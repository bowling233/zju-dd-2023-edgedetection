==> flow/design.v <==
`timescale 1 ns / 1 ps
module vesa2pixelstream (
                clk,
                rst,
                hsync,
                vsync,
                blank_n_de,
                h_start,
				h_end,
				v_start,
				v_end,
                pixel_stream_valid
                );
  output   		h_start;
  output   		h_end;
  output   		v_start;
  output   		v_end;
  output		pixel_stream_valid;
  input         hsync;
  input        	vsync;
  input        	blank_n_de;
  input         clk;
  input         rst;
  parameter        H_LEFT_BORDER = 0;  
  parameter        H_SYNC = 40;
  parameter        H_RIGHT_BORDER = 0;  
  parameter        H_FP = 110;  
  parameter        H_BP = 220;
  parameter        H_BLANK = 370;                     
  parameter        H_ADDR = 1280;
  parameter        H_TOTAL = 1650;                     
  parameter        V_TOP_BORDER = 0; 
  parameter        V_SYNC = 5;
  parameter        V_BOTTOM_BORDER = 0; 
  parameter        V_FP = 5;  
  parameter        V_BP = 20;
  parameter        V_BLANK = 30;                     
  parameter        V_ADDR = 720;
  parameter        V_TOTAL = 750;                     
  reg			hsync_d1;
  wire			hsync_start;
  always @(posedge clk or posedge rst)
  begin 
    if (rst) begin
		hsync_d1 <= 1'b0;
	end
    else
    begin
      hsync_d1 <= hsync;
    end
  end
  assign hsync_start = hsync & (!hsync_d1);
  reg			vsync_d1;
  wire			vsync_start;
  always @(posedge clk or posedge rst)
  begin
    if (rst) begin
		vsync_d1 <= 1'b0;
	end
    else
    begin
      vsync_d1 <= vsync;
    end
  end
  assign vsync_start = vsync & (!vsync_d1);
  reg    [11:0] hpos_cnt;
  wire          hpos_clr;
  always @(posedge clk or posedge rst)
  begin : hcounter
    if (rst) hpos_cnt <= 12'h000;
    else
    begin
      if (hsync_start) hpos_cnt <= 12'h000;
      else hpos_cnt <= hpos_cnt + 12'h001;
    end
  end  
  reg    [11:0] vpos_cnt;
  wire          vpos_clr;
  wire          vpos_ena;
  always @(posedge clk or posedge rst)
  begin : vcounter
    if (rst) vpos_cnt <= 12'h000;
    else
    begin
      if (vsync_start) vpos_cnt <= 12'h000;
      else if (vpos_ena) vpos_cnt <= vpos_cnt + 12'h001;
    end
  end
  assign vpos_ena = hsync_start;
  wire pixel_valid_H;
  wire pixel_valid_V;
  wire h_start_i;
  wire h_end_i;
  wire v_start_i;
  wire v_end_i;
  assign h_start_i = (hpos_cnt == (H_SYNC + H_BP + H_LEFT_BORDER- 1))? 1'b1 : 1'b0;
  assign h_end_i = (hpos_cnt == (H_SYNC + H_BP + H_LEFT_BORDER + H_ADDR - 2))? 1'b1 : 1'b0;
  assign v_start_i = (vpos_cnt == (V_SYNC + V_BP + V_TOP_BORDER)) && (hpos_cnt == (H_SYNC + H_BP + H_LEFT_BORDER - 1))? 1'b1 : 1'b0;
  assign v_end_i = (vpos_cnt == (V_SYNC + V_BP + V_TOP_BORDER + V_ADDR - 1)) && (hpos_cnt == (H_SYNC + H_BP + H_LEFT_BORDER + H_ADDR - 2))? 1'b1 : 1'b0;
  assign pixel_valid_H = (hpos_cnt >= (H_SYNC + H_BP + H_LEFT_BORDER - 1)) && (hpos_cnt < (H_TOTAL - H_FP - H_RIGHT_BORDER - 1));
  assign pixel_valid_V = (vpos_cnt >= (V_SYNC + V_BP + V_TOP_BORDER)) && (vpos_cnt < (V_TOTAL - V_FP - V_BOTTOM_BORDER));
  assign pixel_stream_valid = blank_n_de;
  assign h_start = h_start_i && pixel_stream_valid;
  assign h_end = h_end_i && pixel_stream_valid;  
  assign v_start = v_start_i && pixel_stream_valid;
  assign v_end = v_end_i && pixel_stream_valid;  
endmodule
### Step by step through the tools: vesa2pixelstream

Tool output for the design above, in the order of the flow.
Lines are those of the file above, counted from 1.
Operators carry their Yosys type and port widths (W data, S select, Z words).
Library cell names are shortened.
A cell with n/a has no value.

* design top: vesa2pixelstream
* clock input: clk
* standard-cell library: sky130hd
* timing corner: tt_025C_1v80

### Elaborated design

Yosys after proc, flatten, opt, wreduce and memory -nomap, before mapping. Memory bits, and registers merged into a memory's read port (data or address), are not among the register bits. Print and check cells are not counted. Equal cells are merged and count once.

* flip-flop bits (word level): 26
* input port bits: 5
* output and inout bits: 5
* word-level cells: 28

* add/subtract/negate cells: 2
* eq/ne operators: 4
* mux-type cells: 7
* bitwise operators: 2
* reductions and logical operators: 9

Operator list (number)
* $mux W12: 3
* $add A12 B1 Y12 const B: 2
* $eq A12 B10 Y1 const B: 1
* $eq A12 B11 Y1 const B: 1
* $eq A12 B5 Y1 const B: 1
* $eq A12 B9 Y1 const B: 1
* $logic_and A1 B1 Y1: 6
* $mux W1: 4
* $and A1 B1 Y1: 2
* $logic_not A1 Y1: 2
* $reduce_bool A2 Y1: 1

### Depth

Depth = most cells in a row (Yosys ltp): at word level without a register or memory, in the mapped netlist without a sequential cell, where the memories' decode and read muxes count.

* depth in word-level cells: 4
* ABC_AREA: 0
* depth in mapped cells: 4

### Netlist

The flow's flattened synthesis, as Yosys stat reports it; memories are mapped. The netlist is that of the ABC_AREA named above (0 if unset); the other value can give another one.
Totals and module areas in this step are rounded.

* cells in the netlist: 147
* chip area (Yosys): 1390 µm²
* sequential part of the area: 651 µm²
* flip-flop cells: 26

Cells by type
* dfrtp_1: number 26, area in all 650.624 µm²
* a21oi_1: number 15, area in all 75.072 µm²
* ha_1: number 5, area in all 62.56 µm²
* nand2_1: number 14, area in all 52.55 µm²
* o31ai_1: number 7, area in all 52.55 µm²
* or4_1: number 7, area in all 52.55 µm²
* nor4_1: number 6, area in all 37.536 µm²
* or3_1: number 6, area in all 37.536 µm²
* nand3_1: number 7, area in all 35.034 µm²
* inv_1: number 9, area in all 33.782 µm²
* nor2_1: number 9, area in all 33.782 µm²
* nand2b_1: number 5, area in all 31.28 µm²
* mux2i_1: number 3, area in all 30.029 µm²
* o21ai_0: number 6, area in all 30.029 µm²
* nor4b_1: number 3, area in all 26.275 µm²
* xnor2_1: number 2, area in all 17.517 µm²
* xor2_1: number 2, area in all 17.517 µm²
* nand3b_1: number 2, area in all 15.014 µm²

Not listed: further types 10, cells in them 13.

### Path before layout

Source: OpenSTA report_checks on the synthesized netlist (no wires, ideal clock, input and output delay 20% of the period each), path of least setup slack; recovery checks are left aside. Register names are those of the netlist, which keeps one name where synthesis merged equal registers.

* path kind: reg2out
* from: reg hpos_cnt[7]
* to: out v_end
* period: 1.63 ns
* external output delay: 0.326 ns
* launch time at the first pin: 0.000 ns
* arrival: 1.308 ns
* slack: -0.004 ns
* delay of the path: 1.308 ns
* driving pins on the path: 4
* synthesis period reached: 1.634 ns

"delay of the path" is the arrival time less input delay plus setup time.
At an output port there is no setup time.
"driving pins on the path" counts driving pins, that of a launching flip-flop among them; a cell with two outputs on the path counts twice.
"synthesis period reached" = period - worst setup slack (recovery checks aside). The figure is calculated, with input and output delays left at 20% of the set period.
The rows between start and end are the longest chain of elaborated cells between them; the timing report does not say that the signal goes this way. Where chains are equally long, one stands for them.
Each line given opens the expression or statement behind the cell; cells for indexed reads and writes are added by Yosys, which also makes memories of some case tables.
A register here has more assigning lines than the two given.

* cells stage by stage: dfrtp_1 > nor4b_1 > nand2_1 > nor4b_1
* cells in the longest elaborated chain: 4
* elaborated cells between the ends (all ways): 4
* those cells by class: eq/ne (1); mux (1); reduce/logical (2)

Ends and longest elaborated chain, after synthesis
* start, declared: RTL line 66 `reg    [11:0] hpos_cnt;`
* start, assigned: RTL line 70 `if (rst) hpos_cnt <= 12'h000;`
* start, assigned: RTL line 74 `else hpos_cnt <= hpos_cnt + 12'h001;`
* $eq A12 B11 Y1: RTL line 99 `assign v_end_i = (vpos_cnt == (V_SYNC + V_BP + V_TOP_BORDER + V_ADDR - 1)) && (hpos_cnt == (H_SYNC + H_BP + H_ ...`
* $logic_and A1 B1 Y1: RTL line 99
* $mux W1: RTL line 99
* $logic_and A1 B1 Y1: RTL line 106 `assign v_end = v_end_i && pixel_stream_valid;`
* end, declared: RTL line 17 `output v_end;`

### Timing after layout

Path of least setup slack in the final report of record 1 (OpenROAD, finished layout, wires in). Where an end is a register, its clock arrival counts in the times.

* path kind: reg2out
* from: reg hpos_cnt[7]
* to: out v_end
* period: 2.02 ns
* external output delay: 0.40 ns
* launch time at the first pin: 0.33 ns
* arrival: 1.67 ns
* slack: -0.05 ns
* driving pins on the path: 5

The rows between start and end are the longest chain of elaborated cells between them; the timing report does not say that the signal goes this way. Where chains are equally long, one stands for them.
A register here has more assigning lines than the two given.

* cells stage by stage: dfrtp_2 > nor4b_4 > nand2_2 > nor4b_4 > buf_2
* cells in the longest elaborated chain: 4
* elaborated cells between the ends (all ways): 4
* those cells by class: eq/ne (1); mux (1); reduce/logical (2)

Ends and longest elaborated chain, post-layout
* start, declared: RTL line 66 `reg    [11:0] hpos_cnt;`
* start, assigned: RTL line 70 `if (rst) hpos_cnt <= 12'h000;`
* start, assigned: RTL line 74 `else hpos_cnt <= hpos_cnt + 12'h001;`
* $eq A12 B11 Y1: RTL line 99 `assign v_end_i = (vpos_cnt == (V_SYNC + V_BP + V_TOP_BORDER + V_ADDR - 1)) && (hpos_cnt == (H_SYNC + H_BP + H_ ...`
* $logic_and A1 B1 Y1: RTL line 99
* $mux W1: RTL line 99
* $logic_and A1 B1 Y1: RTL line 106 `assign v_end = v_end_i && pixel_stream_valid;`
* end, declared: RTL line 17 `output v_end;`

Below are 2 stored runs of the flow (Yosys, OpenROAD; platform sky130hd) on vesa2pixelstream, each with its settings and what was measured, unordered. Constraints: input delay and output delay 20% of the set period each, output load 0.01 pF.
"time on the worst setup path" is the time allowed to the run's worst setup path (the clock period less input and output delay, where it has them) less its slack. Clock arrival times count: a late capture clock shortens it, a late launch clock lengthens it.
"power consumption": no workload was simulated; the value follows from the tool's default switching activity.
Values from the reports are rounded here.

### Record 1

Settings: `period_ns=2.02`, `CORE_UTILIZATION=55`, `SETUP_SLACK_MARGIN=0.03`, `PLACE_DENSITY_LB_ADDON=0.04`, `TNS_END_PERCENT=65`, `GPL_TIMING_DRIVEN=0`, `CTS_CLUSTER_DIAMETER=123`, `CAP_MARGIN=0`, `MIN_ROUTING_LAYER=met1`, `CORE_MARGIN=2`, `SLEW_MARGIN=20`

- Worst setup slack after layout: -0.054 ns
- Time on the worst setup path: 1.67 ns
- Critical path kind: reg2out
- Final utilization: 71.2 %
- Chip area after synthesis (Yosys): 1390 µm²
- Power consumption: 1220 µW
- Die footprint: 2940 µm²
- Setup TNS: -0.101 ns

### Record 2

Settings: `period_ns=2.74`, `CORE_UTILIZATION=69`, `PLACE_DENSITY_LB_ADDON=0.22`, `CORE_MARGIN=6`, `TNS_END_PERCENT=10`, `ABC_AREA=0`, `CTS_CLUSTER_DIAMETER=62`, `SLEW_MARGIN=40`, `CAP_MARGIN=20`

- Worst setup slack after layout: 0.174 ns
- Time on the worst setup path: 1.47 ns
- Critical path kind: in2out
- Final utilization: 86.2 %
- Chip area after synthesis (Yosys): 1390 µm²
- Power consumption: 735 µW
- Die footprint: 3230 µm²
- Setup TNS: 0.000 ns
