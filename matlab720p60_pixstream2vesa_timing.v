==> flow/design.v <==
`timescale 1 ns / 1 ps
module pixelstream2vesa (
                clk,
                rst,
                hsync,
                vsync,
                blank_n_de,
                h_start,
				h_end,
				v_start,
				v_end,
                pixel_stream_valid
                );
  input   		h_start;
  input   		h_end;
  input   		v_start;
  input   		v_end;
  input		    pixel_stream_valid;
  output        hsync;
  output        vsync;
  output        blank_n_de;
  input         clk;
  input         rst;
  parameter        H_LEFT_BORDER = 0;  
  parameter        H_SYNC = 40;
  parameter        H_RIGHT_BORDER = 0;  
  parameter        H_FP = 110;  
  parameter        H_BP = 220;
  parameter        H_BLANK = 370;                     
  parameter        H_ADDR = 1280;
  parameter        H_TOTAL = 1650;                     
  parameter        V_TOP_BORDER = 0; 
  parameter        V_SYNC = 5;
  parameter        V_BOTTOM_BORDER = 0; 
  parameter        V_FP = 5;  
  parameter        V_BP = 20;
  parameter        V_BLANK = 30;                     
  parameter        V_ADDR = 720;
  parameter        V_TOTAL = 750;                     
  reg			h_start_d1;
  wire			hsync_trig;
  always @(posedge clk or posedge rst)
  begin 
    if (rst) begin
		h_start_d1 <= 1'b0;
	end
    else
    begin
      h_start_d1 <= h_start;
    end
  end
  assign hsync_trig = h_start & (!h_start_d1);
  reg			v_start_d1;
  wire			vsync_trig;
  always @(posedge clk or posedge rst)
  begin
    if (rst) begin
		v_start_d1 <= 1'b0;
	end
    else
    begin
      v_start_d1 <= v_start;
    end
  end
  assign vsync_trig = v_start & (!v_start_d1);
  reg    [11:0] hpos_cnt;
  wire          hpos_clr;
  always @(posedge clk or posedge rst)
  begin : hcounter
    if (rst) hpos_cnt <= 12'h000;
    else
    begin
      if (hsync_trig) hpos_cnt <= 12'h000;
      else if (hpos_cnt == (H_TOTAL - 1)) hpos_cnt <= 12'h000;           
      else hpos_cnt <= hpos_cnt + 12'h001;
    end
  end  
  reg    [11:0] vpos_cnt;
  wire          vpos_clr;
  wire          vpos_ena;
  always @(posedge clk or posedge rst)
  begin : vcounter
    if (rst) vpos_cnt <= 12'h000;
    else
    begin
      if (vsync_trig) vpos_cnt <= 12'h000;
      else if ((vpos_cnt == (V_TOTAL - 1)) && (hpos_cnt == (H_TOTAL - 1))) vpos_cnt <= 12'h000;           
      else if (hpos_cnt == (H_TOTAL - 1)) vpos_cnt <= vpos_cnt + 12'h001;
    end
  end
  assign vpos_ena = hsync_trig;
  wire pixel_valid_H;
  wire pixel_valid_V;
  assign pixel_valid_H = (hpos_cnt >= 0) && (hpos_cnt <= (H_ADDR - 1));
  assign pixel_valid_V = (vpos_cnt >= 0) && (vpos_cnt <= (V_ADDR - 1));
  assign hsync = (hpos_cnt >= (H_ADDR + H_RIGHT_BORDER + H_FP - 1)) && (hpos_cnt < (H_TOTAL - H_BP - H_LEFT_BORDER - 1));
  assign vsync = (vpos_cnt >= (V_ADDR + V_BOTTOM_BORDER + V_FP - 1)) && (vpos_cnt < (V_TOTAL - V_BP - V_TOP_BORDER - 1));
  assign blank_n_de = pixel_stream_valid;
endmodule
From RTL to reports: pixelstream2vesa
The steps from the RTL of pixelstream2vesa to its reports follow in flow order.
Line numbers count from 1 in the design file above.
Operators carry their Yosys type and port widths (W data, S select, Z words).
Cell names lack the library's common part.
{"block": "design", "top_module": "pixelstream2vesa", "clk_port": "clk", "cell_library": "sky130hd", "lib_corner": "tt_025C_1v80"}

Elaborated design
Counts by Yosys on the flattened word-level netlist (proc, flatten, opt, wreduce; memories kept). Register bits leave out memories and registers merged into their read ports (data or address). Print and check cells are left out. Cells with the same type and inputs are merged into one.
{"block": "word_totals", "regBits": 26, "in_bits": 7, "output_inout_bits": 3, "word_cells": 25}
{"block": "op_classes", "addsub": 2, "cmp": 4, "n_eq": 2, "n_mux": 5, "n_logic": 2, "n_reduce_logical": 6}
{"block": "ops", "cell": "$mux W12", "n": 5}
{"block": "ops", "cell": "$add A12 B1 Y12 const B", "n": 2}
{"block": "ops", "cell": "$ge A12 B10 Y1 const B", "n": 1}
{"block": "ops", "cell": "$lt A12 B10 Y1 const B", "n": 1}
{"block": "ops", "cell": "$eq A12 B10 Y1 const B", "n": 1}
{"block": "ops", "cell": "$ge A12 B11 Y1 const B", "n": 1}
{"block": "ops", "cell": "$lt A12 B11 Y1 const B", "n": 1}
{"block": "ops", "cell": "$eq A12 B11 Y1 const B", "n": 1}
{"block": "ops", "cell": "$logic_and A1 B1 Y1", "n": 3}
{"block": "ops", "cell": "$reduce_bool A3 Y1", "n": 1}
{"block": "ops", "cell": "$and A1 B1 Y1", "n": 2}
{"block": "ops", "cell": "$logic_not A1 Y1", "n": 2}

Depth
Yosys ltp: most cells in a row. Word level: on the elaborated netlist, between registers, memories and ports. Mapped: between sequential cells and ports; inverters and the memories' decode and read muxes count.
{"block": "logic_depth", "word_depth": 4, "abc_area": 0, "depth_mapped": 7, "depth_no_buf": 6}

After synthesis
Source: synth_stat.txt of the flow (Yosys; design flattened, memories mapped). It holds for the ABC_AREA given above (unset counts as 0); a run with the other value may have another netlist.
{"block": "synth_totals", "cell_count": 162, "mapped_area_um2": 1531.5, "seqArea_um2": 650.6, "ffs": 26, "n_buf": 4}
{"block": "by_type", "cell_type": "dfrtp_1", "n": 26, "type_area_um2": 650.624}
{"block": "by_type", "cell_type": "ha_1", "n": 7, "type_area_um2": 87.584}
{"block": "by_type", "cell_type": "xnor2_1", "n": 9, "type_area_um2": 78.826}
{"block": "by_type", "cell_type": "nor2_1", "n": 19, "type_area_um2": 71.318}
{"block": "by_type", "cell_type": "nand4_1", "n": 8, "type_area_um2": 50.048}
{"block": "by_type", "cell_type": "o21ai_0", "n": 9, "type_area_um2": 45.043}
{"block": "by_type", "cell_type": "and3_1", "n": 7, "type_area_um2": 43.792}
{"block": "by_type", "cell_type": "nor2b_1", "n": 7, "type_area_um2": 43.792}
{"block": "by_type", "cell_type": "inv_1", "n": 11, "type_area_um2": 41.29}
{"block": "by_type", "cell_type": "nand2_1", "n": 10, "type_area_um2": 37.536}
{"block": "by_type", "cell_type": "a22o_1", "n": 4, "type_area_um2": 35.034}
{"block": "by_type", "cell_type": "nand3_1", "n": 7, "type_area_um2": 35.034}
{"block": "by_type", "cell_type": "xor2_1", "n": 3, "type_area_um2": 26.275}
{"block": "by_type", "cell_type": "a21oi_1", "n": 4, "type_area_um2": 20.019}
{"block": "by_type", "cell_type": "a221o_1", "n": 2, "type_area_um2": 20.019}
{"block": "by_type", "cell_type": "and4_1", "n": 2, "type_area_um2": 17.517}
{"block": "by_type", "cell_type": "o31a_4", "n": 1, "type_area_um2": 17.517}
{"block": "by_type", "cell_type": "nor3_1", "n": 3, "type_area_um2": 15.014}
Other cell types: 20; their cells: 23.

Worst setup path after synthesis
Source: OpenSTA report_checks on the synthesized netlist (no wires, ideal clock, input and output delay 20% of the period each), path of least setup slack; recovery checks are left aside. Register names are those of the netlist, which keeps one name where synthesis merged equal registers.
{"block": "synth_timing", "path_kind": "reg2reg", "start": "reg hpos_cnt[1]", "end": "reg vpos_cnt[5]", "clock_period_ps": 2040, "setup_time_ps": 126, "launch_ps": 0, "t_arrival_ps": 1846, "required_ps": 1914, "slack_ps": 68, "delay_ps": 1972, "driving_pins": 6, "n_path_buf": 0, "period_less_setup_slack_ps": 1972}
"delay_ps" is the arrival time less input delay plus setup time.
"driving_pins" counts driving pins, that of a launching flip-flop among them; a cell with two outputs on the path counts twice.
"period_less_setup_slack_ps" = period - worst setup slack (recovery checks aside). The figure is calculated, with input and output delays left at 20% of the set period.
The rows between start and end are the longest chain of elaborated cells between them; the timing report does not say that the signal goes this way. Where chains are equally long, one stands for them.
Each line given opens the expression or statement behind the cell; cells for indexed reads and writes are added by Yosys, which also makes memories of some case tables.
A register here has more assigning lines than the two given.
{"block": "synth_via", "cell_sequence": "dfrtp_1 inv_1 ha_1 or3b_2 o31a_4 a221o_1", "elab_chain_len": 4, "cone_cells": 6, "classes_between": "1 x eq/ne; 3 x mux; 2 x reduce/logical"}
{"block": "synth_rtl", "item": "from (decl)", "line_no": 66, "source": "reg    [11:0] hpos_cnt;"}
{"block": "synth_rtl", "item": "from (assign)", "line_no": 70, "source": "if (rst) hpos_cnt <= 12'h000;"}
{"block": "synth_rtl", "item": "from (assign)", "line_no": 75, "source": "else hpos_cnt <= hpos_cnt + 12'h001;"}
{"block": "synth_rtl", "item": "$eq A12 B11 Y1", "line_no": 88, "source": "else if (hpos_cnt == (H_TOTAL - 1)) vpos_cnt <= vpos_cnt + 12'h001;"}
{"block": "synth_rtl", "item": "$mux W12", "line_no": 88}
{"block": "synth_rtl", "item": "$mux W12", "line_no": 87, "source": "else if ((vpos_cnt == (V_TOTAL - 1)) && (hpos_cnt == (H_TOTAL - 1))) vpos_cnt <= 12'h000;"}
{"block": "synth_rtl", "item": "$mux W12", "line_no": 86, "source": "if (vsync_trig) vpos_cnt <= 12'h000;"}
{"block": "synth_rtl", "item": "to (assign)", "line_no": 86}
{"block": "synth_rtl", "item": "to (assign)", "line_no": 88}
{"block": "synth_rtl", "item": "to (decl)", "line_no": 78, "source": "reg    [11:0] vpos_cnt;"}

Worst path after layout
Path of least setup slack in the final report of entry A (OpenROAD, finished layout, wires in). Where an end is a register, its clock arrival counts in the times.
The report prints the path's times to 10 ps; the period is as set.
{"block": "layout_timing", "path_kind": "reg2reg", "start": "reg hpos_cnt[1]", "end": "reg vpos_cnt[7]", "clock_period_ps": 1540, "setup_time_ps": 50, "launch_ps": 310, "t_arrival_ps": 2210, "required_ps": 1800, "slack_ps": -400, "driving_pins": 7, "n_path_buf": 0}
The rows between start and end are the longest chain of elaborated cells between them; the timing report does not say that the signal goes this way. Where chains are equally long, one stands for them.
A register here has more assigning lines than the two given.
{"block": "layout_via", "cell_sequence": "dfrtp_1 inv_2 ha_2 or3b_4 o31a_4 nor2_4 a221o_1", "elab_chain_len": 4, "cone_cells": 6, "classes_between": "1 x eq/ne; 3 x mux; 2 x reduce/logical"}
{"block": "layout_rtl", "item": "from (decl)", "line_no": 66, "source": "reg    [11:0] hpos_cnt;"}
{"block": "layout_rtl", "item": "from (assign)", "line_no": 70, "source": "if (rst) hpos_cnt <= 12'h000;"}
{"block": "layout_rtl", "item": "from (assign)", "line_no": 75, "source": "else hpos_cnt <= hpos_cnt + 12'h001;"}
{"block": "layout_rtl", "item": "$eq A12 B11 Y1", "line_no": 88, "source": "else if (hpos_cnt == (H_TOTAL - 1)) vpos_cnt <= vpos_cnt + 12'h001;"}
{"block": "layout_rtl", "item": "$mux W12", "line_no": 88}
{"block": "layout_rtl", "item": "$mux W12", "line_no": 87, "source": "else if ((vpos_cnt == (V_TOTAL - 1)) && (hpos_cnt == (H_TOTAL - 1))) vpos_cnt <= 12'h000;"}
{"block": "layout_rtl", "item": "$mux W12", "line_no": 86, "source": "if (vsync_trig) vpos_cnt <= 12'h000;"}
{"block": "layout_rtl", "item": "to (assign)", "line_no": 86}
{"block": "layout_rtl", "item": "to (assign)", "line_no": 88}
{"block": "layout_rtl", "item": "to (decl)", "line_no": 78, "source": "reg    [11:0] vpos_cnt;"}

Wiki page: pixelstream2vesa / flow data

pixelstream2vesa through Yosys and OpenROAD on sky130hd: 2 stored runs, unordered, with their settings and measured results. The constraints put input and output delay at 20% of the set period each and load the outputs with 0.01 pF.
By "achieved_period_ps" is meant the clock period of the run minus its worst setup slack. This is arithmetic on one report: input and output delays are still those of the set period (20% each).
By "worst_path_allowed_less_slack_ps" is meant the share of the clock period that the worst setup path is allowed (20% is reserved at inputs, 20% at outputs), minus its slack. Clock arrival times at its registers enter into it.
"worst_path_allowed_less_slack_ps" is known to 10 ps.

Entry A
==> flow/run.sh <==
#!/bin/bash
# the make line also repeats the synthesis and layout settings of config.mk as NAME=value (left out here)
make -C /OpenROAD-flow-scripts/flow DESIGN_CONFIG=/design/flow/config.mk WORK_HOME=/design/flow/orfs CLKGATE_MAP_FILE= finish
==> flow/config.mk <==
export PLATFORM = sky130hd
export DESIGN_NAME = pixelstream2vesa
export DESIGN_NICKNAME = pixelstream2vesa
export VERILOG_FILES = /design/flow/design.v
export SDC_FILE = /design/flow/constraint.sdc
export NUM_CORES = 4
export LEC_CHECK = 0
export CAP_MARGIN = 15
export CORE_ASPECT_RATIO = 1.19
export CORE_MARGIN = 2
export CORE_UTILIZATION = 55
export CTS_CLUSTER_SIZE = 73
export GPL_ROUTABILITY_DRIVEN = 1
export PLACE_DENSITY_LB_ADDON = 0.21
export SETUP_SLACK_MARGIN = 0.25
export SLEW_MARGIN = 10
==> flow/constraint.sdc <==
create_clock -name core_clock -period 1.54 [get_ports {clk}]
set_input_delay 0.3080 -clock core_clock [delete_from_list [all_inputs] [get_ports {clk}]]
set_output_delay 0.3080 -clock core_clock [all_outputs]
set_load 0.01 [all_outputs]

==> results of entry A, as JSON <==
{
  "synth_chip_area_um2": 1531.5,
  "final_util_pct": 78.2,
  "die_um2": 3224.2,
  "worst_path_allowed_less_slack_ps": 1940,
  "worst_path_kind": "reg2reg",
  "timing.setup.ws_ps": -405,
  "timing.setup.tns_ps": -8455,
  "achieved_period_ps": 1945
}

Entry B
==> flow/run.sh <==
#!/bin/bash
# the make line also repeats the synthesis and layout settings of config.mk as NAME=value (left out here)
make -C /OpenROAD-flow-scripts/flow DESIGN_CONFIG=/design/flow/config.mk WORK_HOME=/design/flow/orfs CLKGATE_MAP_FILE= finish
==> flow/config.mk <==
export PLATFORM = sky130hd
export DESIGN_NAME = pixelstream2vesa
export DESIGN_NICKNAME = pixelstream2vesa
export VERILOG_FILES = /design/flow/design.v
export SDC_FILE = /design/flow/constraint.sdc
export NUM_CORES = 4
export LEC_CHECK = 0
export ABC_AREA = 0
export CAP_MARGIN = 0
export CELL_PAD_IN_SITES_DETAIL_PLACEMENT = 0
export CORE_MARGIN = 2
export CORE_UTILIZATION = 33
export GPL_ROUTABILITY_DRIVEN = 0
export PLACE_DENSITY = 0.85
export SETUP_SLACK_MARGIN = 0.59
export SLEW_MARGIN = 30
==> flow/constraint.sdc <==
create_clock -name core_clock -period 3.42 [get_ports {clk}]
set_input_delay 0.6840 -clock core_clock [delete_from_list [all_inputs] [get_ports {clk}]]
set_output_delay 0.6840 -clock core_clock [all_outputs]
set_load 0.01 [all_outputs]

==> results of entry B, as JSON <==
{
  "synth_chip_area_um2": 1531.5,
  "final_util_pct": 38.5,
  "die_um2": 5202.0,
  "worst_path_allowed_less_slack_ps": 2000,
  "worst_path_kind": "reg2out",
  "timing.setup.ws_ps": 731,
  "timing.setup.tns_ps": 0,
  "achieved_period_ps": 2689
}
